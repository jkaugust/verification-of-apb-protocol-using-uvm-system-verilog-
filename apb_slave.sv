==> flow/design.v <==
module apb_slave (clk,rst,wr_in,en,sel_port,addr_in,data_in,ready,
  wr_out1,addr_out1,data_out1,wr_out2,addr_out2,data_out2,
  wr_out3,addr_out3,data_out3,wr_out4,addr_out4,data_out4);
  input clk;
  input rst;
  input wr_in;
  input en;
  input [1:0] sel_port;
  input [7:0] addr_in;
  input [31:0] data_in;
  output reg ready;
  output reg wr_out1,wr_out2,wr_out3,wr_out4;
  output reg [7:0] addr_out1,addr_out2,addr_out3,addr_out4;
  output reg [31:0] data_out1,data_out2,data_out3,data_out4;
  reg [2:0] port,state;
  localparam [2:0] INIT = 3'b000,
                   PORT1 = 3'b001,
                   PORT2 = 3'b010,
                   PORT3 = 3'b011,
                   PORT4 = 3'b100;
  localparam [2:0]  IDLE    = 3'b000,
                    SETUP   = 3'b001,
                    ACCESS  = 3'b010,
                    WAIT    = 3'b101;
  always @(posedge clk)
    begin
      if (rst == 0) 
        begin 
          state    <= IDLE;
          ready    <= 0;
          port     <= INIT;
        end
    else
      begin
        case (state)
          IDLE : begin      
            ready    <= 0;
            port <= INIT;
            if (en == 1)
              begin
                state <= SETUP;
              end
            else
              begin
                state <= IDLE;
              end
            end
            SETUP: begin
              ready <= 1;
              state <= ACCESS;
              end
             ACCESS: begin
               case (sel_port)
                00: begin
                  wr_out1 <=  wr_in;
                  wr_out2 <= 0;
                  wr_out3 <= 0;
                  wr_out4 <= 0;
                  addr_out1 <= addr_in;
                  addr_out2 <= 8'b0;
                  addr_out3 <= 8'b0;
                  addr_out4 <= 8'b0;
                  data_out1 <= data_in;
                  data_out2 <= 32'b0;
                  data_out3 <= 32'b0;
                  data_out4 <= 32'b0;
                 end
                01: begin
                     wr_out1 <= 0;
                     wr_out2 <= wr_in;
                     wr_out3 <= 0;
                     wr_out4 <= 0;
                    addr_out1 <= 8'b0;
                    addr_out2 <= addr_in;
                    addr_out3 <= 8'b0;
                    addr_out4 <= 8'b0;
                    data_out1 <= 32'b0;
                    data_out2 <= data_in;
                    data_out3 <= 32'b0;
                    data_out4 <= 32'b0; 
                  end   
                10: begin
                    wr_out1 <= 0;
                    wr_out2 <= 0;
                    wr_out3 <= wr_in;
                    wr_out4 <= 0;
                    addr_out1 <= 8'b0;
                    addr_out2 <= 8'b0;
                    addr_out3 <= addr_in;
                    addr_out4 <= 8'b0;
                    data_out1 <= 32'b0;
                    data_out2 <= 32'b0;
                    data_out3 <= data_in;
                    data_out4 <= 32'b0;
                  end
                11: begin
                    wr_out1 <= 0;
                    wr_out2 <= 0;
                    wr_out3 <= 0;
                    wr_out4 <= wr_in;
                    addr_out1 <= 8'b0;
                    addr_out2 <= 8'b0;
                    addr_out3 <= 8'b0;
                    addr_out4 <= addr_in;
                    data_out1 <= 32'b0;
                    data_out2 <= 32'b0;
                    data_out3 <= 32'b0;
                    data_out4 <= data_in;
                  end
                default:begin
                    wr_out1 <= 0;
                    wr_out2 <= 0;
                    wr_out3 <= 0;
                    wr_out4 <= 0;
                    addr_out1 <= 8'b0;
                    addr_out2 <= 8'b0;
                    addr_out3 <= 8'b0;
                    addr_out4 <= 8'b0;
                    data_out1 <= 32'b0;
                    data_out2 <= 32'b0;
                    data_out3 <= 32'b0;
                    data_out4 <= 32'b0;
                  end 
              endcase
               state <= WAIT;
             end
             WAIT: begin
               ready <= 0;
               if (en == 0)
                 begin
                   state <= IDLE;
                 end
               else
                 begin
                   state <= WAIT;
                 end
               end
             endcase
           end
         end
endmodule   
== Step by step through the tools: apb_slave ==
What the tools print for apb_slave, step after step.
Lines are those of the file above, counted from 1.
Library cell names are shortened.
The mark - stands for no value.

* Design top: apb_slave
* Clock input: clk
* Cell library: sky130hd
* Library corner: tt_025C_1v80

== Elaborated design ==
Source: Yosys, flattened and elaborated, memories not mapped. Widths are those after wreduce. Registers that Yosys merges into a memory's read port (data or address) are not register bits. Print and check cells do not count. Equal cells are merged and count once.

* $add $sub $neg: 0
* $mul: 0
* Divide/modulo/power cells: 0
* $lt $le $gt $ge: 0
* Equal/unequal tests: 4
* Shifts and indexed selects: 0
* Mux-type cells: 4
* Bitwise gates (word level): 0
* Reduce/logical cells: 6

{| class="wikitable"
|+ Operators with widths
! operator !! count
|-
| 3-bit parallel mux with 4-bit select || 1
|-
| 4-bit nonzero test || 1
|-
| 3-bit by 1-bit == test with 1-bit output with constant B || 1
|-
| 3-bit by 2-bit == test with 1-bit output with constant B || 1
|-
| 3-bit == test with constant B || 1
|-
| 3-bit logical NOT || 1
|-
| 3-bit 2-to-1 mux || 1
|-
| 2-bit by 1-bit == test with 1-bit output with constant B || 1
|-
| 2-bit logical NOT || 1
|-
| 2-bit AND reduction || 1
|-
| 2-bit nonzero test || 1
|-
| 2-bit OR reduction || 1
|-
| 1-bit parallel mux with 2-bit select || 1
|-
| 1-bit 2-to-1 mux || 1
|}

* Bits in registers: 86
* Bits in latches: 0
* RAM bits: 0
* Memory bits (read-only): 0
* Clocked read ports x word width: 0
* Memory cells: 0
* Input bits: 46
* Cells after elaboration: 22

== Logic depth ==
Longest topological path by Yosys (ltp), each cell counted once; first at word level (registers and memories cut), then after technology mapping (sequential cells cut; the memories' decode and read muxes count).

* Depth in word-level cells: 3
* ABC_AREA: 1
* Mapped depth: 4
* Depth with buffers taken out: 3

== Synthesis result ==
Source: synth_stat.txt of the flow (Yosys; design flattened, memories mapped). It holds for the ABC_AREA given above (unset counts as 0); a run with the other value may have another netlist.

* Mapped cells: 320
* Mapped area: 0.0038262 mm2
* Sequential part of the area: 0.0025625 mm2
* Flip-flops: 87

{| class="wikitable"
|+ Cell types
! type !! count !! total area (um2)
|-
| edfxtp_1 || 82 || 2.46E+03
|-
| buf_4 || 82 || 615.59
|-
| nor2_1 || 76 || 285.274
|-
| inv_1 || 47 || 176.419
|-
| dfxtp_1 || 5 || 100.096
|-
| buf_6 || 5 || 56.304
|-
| nor2_2 || 9 || 56.304
|-
| buf_2 || 4 || 20.019
|-
| nand2_1 || 4 || 15.014
|-
| nor2_4 || 1 || 11.261
|-
| o21bai_1 || 1 || 7.507
|-
| or2_1 || 1 || 6.256
|-
| nand3_1 || 1 || 5.005
|-
| o21ai_0 || 1 || 5.005
|-
| conb_1 || 1 || 3.754
|}

== Worst setup path after synthesis ==
Source: OpenSTA report_checks on the synthesized netlist (no wires, ideal clock, input and output delay 20% of the period each), path of least setup slack; recovery checks are left aside. Register names are those of the netlist, which keeps one name where synthesis merged equal registers.

* Path type: input-to-reg
* From: input port rst
* To: register addr_out1[0]
* Clock period: 3.05 ns
* External input delay: 0.610 ns
* Setup time: 0.436 ns
* Time at the first pin: 0.610 ns
* Data arrival time: 2.249 ns
* Required time: 2.614 ns
* Setup slack: 0.365 ns
* Delay of the path: 2.075 ns
* Stages on the path: 2
* Path buffers: 0
* Synthesis period reached: 2.685 ns

"delay of the path" = arrival - input delay + setup time.
"stages on the path": output pins that drive a net of the path, with the launching flip-flop's if there is one; two outputs of one cell count as two.
"synthesis period reached" = period - worst setup slack (recovery checks aside). The figure is calculated, with input and output delays left at 20% of the set period.
The rows between start and end are the longest chain of elaborated cells between them; the timing report does not say that the signal goes this way. Where chains are equally long, one stands for them.
Each line given opens the expression or statement behind the cell; cells for indexed reads and writes are added by Yosys, which also makes memories of some case tables.
A register here has more assigning lines than the two given.

* Cell sequence: nand2_1 -> inv_1
* Length of the longest elaborated chain: 1
* Elaborated cells on any way between the ends: 1
* Source lines of those cells: 0

{| class="wikitable"
|+ RTL lines, path post-synthesis
! item !! RTL line !! source
|-
| start: declaration || 5 || <nowiki>input rst;</nowiki>
|-
| 2-bit AND reduction || - ||
|-
| end: assignment || 59 || <nowiki>addr_out1 <= addr_in;</nowiki>
|-
| end: assignment || 73 || <nowiki>addr_out1 <= 8'b0;</nowiki>
|-
| end: declaration || 13 || <nowiki>output reg [7:0] addr_out1,addr_out2,addr_out3,addr_out4;</nowiki>
|}

== Path in the finished layout ==
From the final timing report of flow run 1: the path of least setup slack in the routed layout; clock arrival at registers is part of the times.

* Path type: input-to-reg
* From: input port rst
* To: register addr_out1[5]
* Clock period: 6.36 ns
* External input delay: 1.27 ns
* Setup time: 0.36 ns
* Time at the first pin: 1.27 ns
* Data arrival time: 2.98 ns
* Required time: 6.32 ns
* Setup slack: 3.34 ns
* Stages on the path: 4
* Path buffers: 2

The rows between start and end are the longest chain of elaborated cells between them; the timing report does not say that the signal goes this way. Where chains are equally long, one stands for them.
A register here has more assigning lines than the two given.

* Cell sequence: clkdlybuf4s50_1 -> nand2_1 -> clkinv_2 -> buf_4
* Length of the longest elaborated chain: 1
* Elaborated cells on any way between the ends: 1
* Source lines of those cells: 0

{| class="wikitable"
|+ RTL lines, path post-layout
! item !! RTL line !! source
|-
| start: declaration || 5 || <nowiki>input rst;</nowiki>
|-
| 2-bit AND reduction || - ||
|-
| end: assignment || 59 || <nowiki>addr_out1 <= addr_in;</nowiki>
|-
| end: assignment || 73 || <nowiki>addr_out1 <= 8'b0;</nowiki>
|-
| end: declaration || 13 || <nowiki>output reg [7:0] addr_out1,addr_out2,addr_out3,addr_out4;</nowiki>
|}

Add stored flow runs of apb_slave

2 stored runs of apb_slave in the flow (synthesis by Yosys, layout by OpenROAD, sky130hd cells), in arbitrary order. Constraints: input delay and output delay 20% of the set period each, output load 0.01 pF.
"achieved clock period" = clock period - worst setup slack. The figure is calculated, with input and output delays left at 20% of the set period.
By "total power after layout" is meant OpenSTA's value without simulated activity: inputs other than the clock are taken to toggle once in ten clock periods, and the tool carries that through the logic.

=== Flow run 1 ===
{| class="wikitable"
! Setting !! Value
|-
| period_ns || 6.36
|-
| CORE_UTILIZATION || 31
|-
| SETUP_SLACK_MARGIN || 1.57
|-
| PLACE_DENSITY_LB_ADDON || 0.13
|-
| CORE_MARGIN || 4
|-
| TNS_END_PERCENT || 90
|-
| ABC_AREA || 1
|-
| GPL_TIMING_DRIVEN || 1
|-
| CAP_MARGIN || 35
|-
| MIN_ROUTING_LAYER || met2
|-
| MAX_ROUTING_LAYER || met5
|-
| SLEW_MARGIN || 20
|-
! Result !! Value
|-
| Standard-cell area after layout || 0.0052488 mm2
|-
| Total negative slack || 0.000 ns
|-
| Lowest hold slack || 0.435 ns
|-
| Achieved clock period || 3.022 ns
|-
| Netlist area reported by Yosys || 0.0038262 mm2
|-
| Worst setup slack after layout || 3.338 ns
|-
| Total power after layout || 1239 µW
|-
| Full die area || 0.0141836 mm2
|}

=== Flow run 2 ===
{| class="wikitable"
! Setting !! Value
|-
| period_ns || 6.58
|-
| CORE_UTILIZATION || 56
|-
| CELL_PAD_IN_SITES_GLOBAL_PLACEMENT || 2
|-
| TNS_END_PERCENT || 80
|-
| ABC_AREA || 1
|-
| CTS_CLUSTER_SIZE || 15
|-
| CTS_CLUSTER_DIAMETER || 91
|-
| CAP_MARGIN || 20
|-
| CORE_MARGIN || 2
|-
| SLEW_MARGIN || 20
|}
Did not finish, placement stopped with GPL-0301.
